==> flow/design.v <==
module Calculadora(
    input logic [3:0] cmd,   
    input logic reset,
    input logic clock,
    output logic [1:0] status,  
    output logic [3:0] pos,      
    output logic [3:0] dig       
);
    typedef enum logic [1:0] {ERRO, PRONTA, OCUPADA} statetype;
    statetype estados;
    reg [31:0] reg1, reg2, saida, contador;
    reg [3:0] op;
    reg set_op, flag;
    reg [31:0] resultado, temp;
    reg [3:0] dig_count;
    reg exibir_resultado;
    assign status = estados[1:0];
    always @(posedge clock) begin
        if (reset) begin
            estados         <= PRONTA;
            op              <= 4'b1010;
            dig             <= 0;
            pos             <= 0;
            set_op          <= 0;
            flag            <= 0;
            reg1            <= 32'd0;
            reg2            <= 32'd0;
            saida           <= 32'b0;
            contador        <= 32'd0;
            resultado       <= 0;
            temp            <= 0;
            dig_count       <= 0;
            exibir_resultado <= 0;
        end else begin
            case (estados)
                PRONTA: begin
                    if (exibir_resultado) begin
                        if (dig_count < 8) begin
                            dig <= temp % 10;
                            pos <= dig_count;
                            temp <= temp / 10;
                            dig_count <= dig_count + 1;
                        end else begin
                            exibir_resultado <= 0;
                        end
                    end else if (cmd < 10 && !set_op) begin
                        reg1 <= (reg1 * 10) + cmd;
                        dig  <= cmd;
                        if (flag) pos <= pos + 1;
                        flag <= 1;
                    end else if (cmd < 10 && set_op) begin
                        reg2 <= (reg2 * 10) + cmd;
                        dig  <= cmd;
                        if (flag) pos <= pos + 1;
                        flag <= 1;
                    end else if (cmd >= 10 && cmd != 4'b1110 && cmd != 4'b1111) begin
                        op     <= cmd;
                        set_op <= 1;
                    end else if (cmd == 4'b1110) begin
                        case (op)
                            4'b1010: begin   
                                resultado <= reg1 + reg2;
                                temp <= reg1 + reg2;
                                dig_count <= 0;
                                exibir_resultado <= 1;
                            end
                            4'b1011: begin   
                                resultado <= reg1 - reg2;
                                temp <= reg1 - reg2;
                                dig_count <= 0;
                                exibir_resultado <= 1;
                            end
                            4'b1100: begin   
                                if (reg1 == 0 || reg2 == 0) begin
                                    resultado <= 0;
                                    temp <= 0;
                                    dig_count <= 0;
                                    exibir_resultado <= 1;
                                end else begin
                                    saida <= 0;
                                    contador <= 0;
                                    estados <= OCUPADA;
                                end
                            end
                            default: estados <= ERRO;
                        endcase
                    end else if (cmd == 4'b1111) begin
                        if (set_op) begin
                            reg2 <= reg2 / 10;
                            pos  <= pos - 1;
                        end else begin
                            reg1 <= reg1 / 10;
                            pos  <= pos - 1;
                        end
                    end
                    if ((!set_op && reg1 > 32'd99999999) || (set_op && reg2 > 32'd99999999))
                        estados <= ERRO;
                end
                ERRO: begin
                    if (cmd == 4'b1111) begin
                        estados  <= PRONTA;
                        reg1     <= 0;
                        reg2     <= 0;
                        saida    <= 0;
                        op       <= 0;
                        set_op   <= 0;
                        contador <= 0;
                        dig      <= 0;
                        pos      <= 0;
                        exibir_resultado <= 0;
                    end
                end
                OCUPADA: begin
                    if (contador < reg2) begin
                        saida    <= saida + reg1;
                        contador <= contador + 1;
                    end else begin
                        contador <= 0;
                        if (saida > 32'd99999999)
                            estados <= ERRO;
                        else begin
                            estados <= PRONTA;
                            resultado <= saida;
                            temp <= saida;
                            dig_count <= 0;
                            exibir_resultado <= 1;
                        end
                    end
                end
            endcase
        end
    end
endmodule
# Tool chain data of Calculadora
# The steps from the RTL of Calculadora to its reports follow in flow order.
# Line numbers count from 1 in the design file above.
# Operators: Yosys type, input widths -> output width; for muxes data width and select width s.
# Cell names lack the library's common part.
# Not given: n/a
dict set report design {
  design {Calculadora}
  clk_port {clock}
  lib {sky130hd}
  lib_corner {tt_025C_1v80}
}

# Word-level counts
# Counts by Yosys on the flattened word-level netlist (proc, flatten, opt, wreduce; memories kept). Register bits leave out memories and registers merged into their read ports (data or address). Print and check cells are left out. Cells with the same type and inputs are merged into one.
dict set report word_totals {
  register_bits 181
  elab_cells 215
}
dict set report classes {
  n_addsub 9
  multipliers 2
  n_div 4
  cmp 7
  equal 49
  mux 101
  n_logic 1
  reduce_and_logical 29
}
# op n
set op_table {}
lappend op_table {{$mux 32} 33}
lappend op_table {{$div 32x4->32 const B} 3}
lappend op_table {{$pmux 32 s3} 3}
lappend op_table {{$mul 32x3->31 const B} 2}
lappend op_table {{$pmux 32 s2} 3}
lappend op_table {{$mod 32x4->32 const B} 1}
lappend op_table {{$mux 4} 26}
lappend op_table {{$gt 32x27->1 const B} 3}
lappend op_table {{$add 32x32->32} 2}
lappend op_table {{$add 32x4->32} 2}
lappend op_table {{$logic_not 32->1} 2}
lappend op_table {{$ne 3x3->1 const B} 20}
lappend op_table {{$reduce_and 10->1} 4}
lappend op_table {{$pmux 4 s2} 5}
lappend op_table {{$add 32x1->32 const B} 1}
lappend op_table {{$sub 32x32->32} 1}
lappend op_table {{$lt 32x32->1} 1}
lappend op_table {{$ne 2x2->1 const B} 12}
lappend op_table {{$ne 4x4->1 const B} 6}
lappend op_table {{$eq 4x4->1 const B} 5}
lappend op_table {{$ne 5x5->1 const B} 4}
lappend op_table {{$mux 2} 9}
lappend op_table {{$mux 1} 17}
lappend op_table {{$reduce_and 8->1} 2}
lappend op_table {{$reduce_and 6->1} 2}
lappend op_table {{$reduce_and 9->1} 1}
lappend op_table {{$add 4x1->4 const B} 2}
lappend op_table {{$lt 4x4->1 const B} 2}
# Not listed: further kinds 18, cells in them 28.

# Depth
# Yosys ltp: most cells in a row. Word level: on the elaborated netlist, between registers, memories and ports. Mapped: between sequential cells and ports; inverters and the memories' decode and read muxes count.
dict set report depth {
  ltp_word 11
  abc_area 0
  ltp_mapped 51
}

# Netlist
# Yosys stat after the flow's synthesis: flattened, memories mapped to cells. It holds for the ABC_AREA given above (unset counts as 0); a run with the other value may have another netlist.
# Totals and module areas in this step are rounded.
# cell n type_area_um2
set by_type {}
lappend by_type {dfxtp_1 181 3.62E+03}
lappend by_type {ha_1 215 2690.08}
lappend by_type {xnor2_1 163 1.43E+03}
lappend by_type {nor2_1 338 1.27E+03}
lappend by_type {nand2_1 279 1.05E+03}
lappend by_type {a21oi_1 207 1.04E+03}
lappend by_type {o21ai_0 157 785.754}
lappend by_type {xor2_1 84 735.706}
lappend by_type {mux2i_1 53 530.509}
lappend by_type {clkbuf_1 140 525.504}
lappend by_type {inv_1 133 499.229}
lappend by_type {a22oi_1 64 480.461}
lappend by_type {nand3_1 94 470.451}
lappend by_type {a222oi_1 46 460.442}
lappend by_type {nor3_1 91 455.437}
lappend by_type {a211oi_1 57 427.91}
lappend by_type {o21bai_1 57 427.91}
lappend by_type {o21a_1 53 397.882}
# Not listed: further types 105, cells in them 897.
dict set report synth_totals {
  cells 3309
  yosys_area_mm2 0.0244
  ffs 181
  n_buf 185
}

# Worst setup path after synthesis
# OpenSTA on the mapped netlist: ideal clock, no wires. The path of least setup slack (recovery checks aside). Input and output delay are each 20% of the period. Register names are those of the netlist, which keeps one name where synthesis merged equal registers.
dict set report synth_path {
  path_type {reg-to-reg}
  startpoint {register temp[30]}
  endpoint {register dig[2]}
  tclk_ns 11.6
  setup_ns 0.116
  launch_ns 0.000
  arrival_time_ns 10.790
  slack_ns 0.694
  path_delay_ns 10.906
  driving_pins 49
  path_buffers 6
  period_less_setup_slack_ns 10.906
}
# "path_delay_ns" is the arrival time less input delay plus setup time.
# "driving_pins" counts driving pins, that of a launching flip-flop among them; a cell with two outputs on the path counts twice.
# "period_less_setup_slack_ns" is the clock period less the worst setup slack; recovery checks do not enter. This is arithmetic on one report: input and output delays are still those of the set period (20% each).
# The rows between start and end are the longest chain of elaborated cells between them; the timing report does not say that the signal goes this way. Where chains are equally long, one stands for them.
# A line is the first line of the expression or statement that the cell stems from. Yosys adds cells for indexed reads and writes and turns some case tables into memories.
# A register here has more assigning lines than the two given.
dict set report synth_between {
  path_cell_list {dfxtp_1 > buf_2 > nor2b_4 > nor2b_1 > o21ba_2 > or2_1 > buf_2 > or4_1 > and4b_1 > or2_1 > buf_6 > o2111ai_1 > o31ai_1 > nor2_1 > o211a_1 > o211ai_2 > and3_1 > buf_2 > (+13 left out) > a2111oi_4 > a21o_1 > buf_4 > a221oi_1 > a22oi_1 > nand2_2 > o311ai_4 > o32a_1 > o21ai_0 > or3_1 > or2_1 > clkbuf_1 > nor2_1 > a21oi_1 > ha_1 > o21ai_0 > a2111o_1 > a31o_1}
  elab_chain_len 4
  cone_cells 4
  lines_between 4
  classes_between {1 x div; 3 x mux}
}
# element line_no
set synth_lines {}
lappend synth_lines {{start, declared} 14} ;# reg [31:0] resultado, temp;
lappend synth_lines {{start, assigned} 41} ;# temp <= temp / 10;
lappend synth_lines {{start, assigned} 63} ;# temp <= reg1 + reg2;
lappend synth_lines {{$mod 32x4->32} 39} ;# dig <= temp % 10;
lappend synth_lines {{$mux 4} 38} ;# if (dig_count < 8) begin
lappend synth_lines {{$mux 4} 37} ;# if (exibir_resultado) begin
lappend synth_lines {{$pmux 4 s2} 35} ;# case (estados)
lappend synth_lines {{end, assigned} 39}
lappend synth_lines {{end, assigned} 48} ;# dig  <= cmd;
lappend synth_lines {{end, declared} 7} ;# output logic [3:0] dig

# Path in the finished layout
# Path of least setup slack in the final report of stored run 2 (OpenROAD, finished layout, wires in). Where an end is a register, its clock arrival counts in the times.
dict set report layout_path {
  path_type {reg-to-reg}
  startpoint {register reg2[28]}
  endpoint {register reg2[0]}
  tclk_ns 13.5
  setup_ns 0.10
  launch_ns 0.46
  arrival_time_ns 13.34
  slack_ns 0.52
  driving_pins 38
  path_buffers 1
}
# The rows between start and end are the longest chain of elaborated cells between them; the timing report does not say that the signal goes this way. Where chains are equally long, one stands for them.
# A register here has more assigning lines than the two given.
dict set report layout_between {
  path_cell_list {dfxtp_1 > mux2i_1 > o21ai_1 > o32ai_1 > nor4_1 > o21a_1 > mux2i_1 > o21ba_1 > nand3_1 > a32oi_1 > o22ai_1 > nor2_1 > nor2_1 > a2111oi_2 > o2111a_1 > nor2_1 > a32o_1 > a21oi_2 > (+2 left out) > a211oi_1 > a41o_1 > nor3_1 > a211oi_2 > mux2_4 > a211oi_2 > o21ai_0 > a211oi_1 > o41a_1 > xnor2_1 > o22ai_1 > a21o_1 > nor2_1 > a2111oi_4 > a311oi_1 > buf_4 > or4_1 > a41o_1}
  elab_chain_len 9
  cone_cells 9
  lines_between 9
  classes_between {1 x div; 8 x mux}
}
# element line_no
set layout_lines {}
lappend layout_lines {{start, declared} 11} ;# reg [31:0] reg1, reg2, saida, contador;
lappend layout_lines {{start, assigned} 52} ;# reg2 <= (reg2 * 10) + cmd;
lappend layout_lines {{start, assigned} 89} ;# reg2 <= reg2 / 10;
lappend layout_lines {{$div 32x4->32} 89}
lappend layout_lines {{$mux 32} 88} ;# if (set_op) begin
lappend layout_lines {{$mux 32} 87} ;# end else if (cmd == 4'b1111) begin
lappend layout_lines {{$mux 32} 59} ;# end else if (cmd == 4'b1110) begin
lappend layout_lines {{$mux 32} 56} ;# end else if (cmd >= 10 && cmd != 4'b1110 && cmd != 4'b1111) begin
lappend layout_lines {{$mux 32} 51} ;# end else if (cmd < 10 && set_op) begin
lappend layout_lines {{$mux 32} 46} ;# end else if (cmd < 10 && !set_op) begin
lappend layout_lines {{$mux 32} 37} ;# if (exibir_resultado) begin
lappend layout_lines {{$pmux 32 s2} 35} ;# case (estados)
lappend layout_lines {{end, assigned} 52}
lappend layout_lines {{end, assigned} 89}
lappend layout_lines {{end, declared} 11}

# Design Calculadora on sky130hd. What follows are 2 stored runs of the flow, each under its own settings; their order means nothing. The constraints put input and output delay at 20% of the set period each and load the outputs with 0.01 pF.
# "achieved_clock_period_ns" = clock period - worst setup slack. The figure is calculated, with input and output delays left at 20% of the set period.
# "worst_path_ns" = time allowed to the worst setup path (clock period - input delay - output delay, where it has them) - its slack; a late launch clock adds to it, a late capture clock takes from it.
# The results are shown rounded.
run="stored run 1" settings period_ns=10.7 CORE_UTILIZATION=61 SETUP_SLACK_MARGIN=2.76 PLACE_DENSITY=0.47 HOLD_SLACK_MARGIN=0.02 CORE_MARGIN=8 CELL_PAD_IN_SITES_GLOBAL_PLACEMENT=2 CELL_PAD_IN_SITES_DETAIL_PLACEMENT=0 TNS_END_PERCENT=80 ABC_AREA=1 GPL_TIMING_DRIVEN=0 CTS_CLUSTER_DIAMETER=393 MAX_ROUTING_LAYER="met4" CAP_MARGIN=20 SLEW_MARGIN=20
run="stored run 1" outcome="no results, placement failed with GPL-0301"
run="stored run 2" settings period_ns=13.5 SETUP_SLACK_MARGIN=-1.34 CAP_MARGIN=20 CORE_MARGIN=2 CORE_UTILIZATION=40 SLEW_MARGIN=20
run="stored run 2" results die_area_mm2=0.063 hold_worst_slack_ns=0.474 setupTns_ns=0.000 worst_setup_slack_ns=0.522 layout_stdcell_area_mm2=0.0259 utilization_frac=0.429 worst_path_ns=12.98 critical_path_kind="reg-to-reg" achieved_clock_period_ns=12.978 synth_chip_area_mm2=0.0244
